==> flow/design.v <==
`timescale 1ns / 1ps
module Register32Bit(Clk, In, Out);
input Clk; 
input [31:0]In;
reg [31:0] temp;
output reg [31:0] Out;
always @(posedge Clk)
        begin
            temp = In;
        end
always @(negedge Clk)
        begin
            Out = temp;
        end
endmodule
# --- From RTL to reports: Register32Bit ---
# Tool output for the design above, in the order of the flow.
# Line numbers count from 1 in the design file above.
# Operators carry their Yosys type and port widths (W data, S select, Z words).
# Library cell names are shortened.
design:
  top: "Register32Bit"
  clock: "Clk"
  cell_library: "sky130hd"
  corner: "tt_025C_1v80"

# --- Word-level counts ---
# Yosys after proc, flatten, opt, wreduce and memory -nomap, before mapping. Enables and synchronous resets that opt folds into registers are not counted as muxes. Memory bits, and registers merged into a memory's read port (data or address), are not among the register bits. Print and check cells are not counted. Equal cells are merged and count once.
word_totals:
  regBits: 64
  latch_bits: 0
  ram_bits: 0
  rom_bits: 0
  clocked_rd_ports_x_width: 0
  mem_count: 0
  in_bits: 33
  out_inout_bits: 32
classes:
  n_addsub: 0
  n_mul: 0
  div: 0
  compare: 0
  eq_ne: 0
  shifts: 0
  n_mux: 0
  n_logic: 0
  reduce_logical: 0

# --- Depth ---
# Longest topological path by Yosys (ltp), each cell counted once; first at word level (registers and memories cut), then after technology mapping (sequential cells cut; the memories' decode and read muxes count).
logic_depth:
  word_depth: 0
  abc_area: 0
  mapped_depth: 1
  ltp_nobuf: 1

# --- Netlist ---
# Source: synth_stat.txt of the flow (Yosys; design flattened, memories mapped). It holds for the ABC_AREA given above (unset counts as 0); a run with the other value may have another netlist.
by_type:
  columns: ["cell", "n", "type_area_um2"]
  rows:
  - ["dfxtp_1", 64, 1.28E+03]
  - ["inv_1", 1, 3.754]
synth_totals:
  stdcells: 65
  synth_area_um2: 1285.0
  seqArea_um2: 1281.2
  flip_flops: 64
  buffers: 0

# Register32Bit through Yosys and OpenROAD on sky130hd: 2 stored runs, unordered, with their settings and measured results. The constraints put input and output delay at 20% of the set period each and load the outputs with 0.01 pF.
# By "final_power_mw" is meant OpenSTA's value without simulated activity: inputs other than the clock are taken to toggle once in ten clock periods, and the tool carries that through the logic.
runs:
  - name: "record 1"
    settings:
      period_ns: 1.75
      CORE_UTILIZATION: 29
      PLACE_DENSITY: 0.4
      CORE_MARGIN: 6
      ABC_AREA: 0
      CAP_MARGIN: 25
      SLEW_MARGIN: 20
      MAX_ROUTING_LAYER: "met4"
    results:
      util_pct: 54.6
      finish.stdcell_area_um2: 2248.4
      post_synth_area_um2: 1285.0
      final_power_mw: 3.181
      timing.hold.ws_ps: 462
      worstSetupSlack_ps: -268
      timing.setup.tns_ps: -8140
      die_area_um2: 6172.5
  - name: "record 2"
    settings:
      period_ns: 1.13
      CORE_UTILIZATION: 64
      PLACE_DENSITY_LB_ADDON: 0.11
      HOLD_SLACK_MARGIN: -0.1
      CORE_MARGIN: 5
      CELL_PAD_IN_SITES_GLOBAL_PLACEMENT: 1
      GPL_TIMING_DRIVEN: 0
      GPL_ROUTABILITY_DRIVEN: 1
      CTS_CLUSTER_SIZE: 29
      MIN_ROUTING_LAYER: "met2"
      CAP_MARGIN: 20
      SLEW_MARGIN: 20
    outcome: "incomplete, placement halted on FLW-0024"
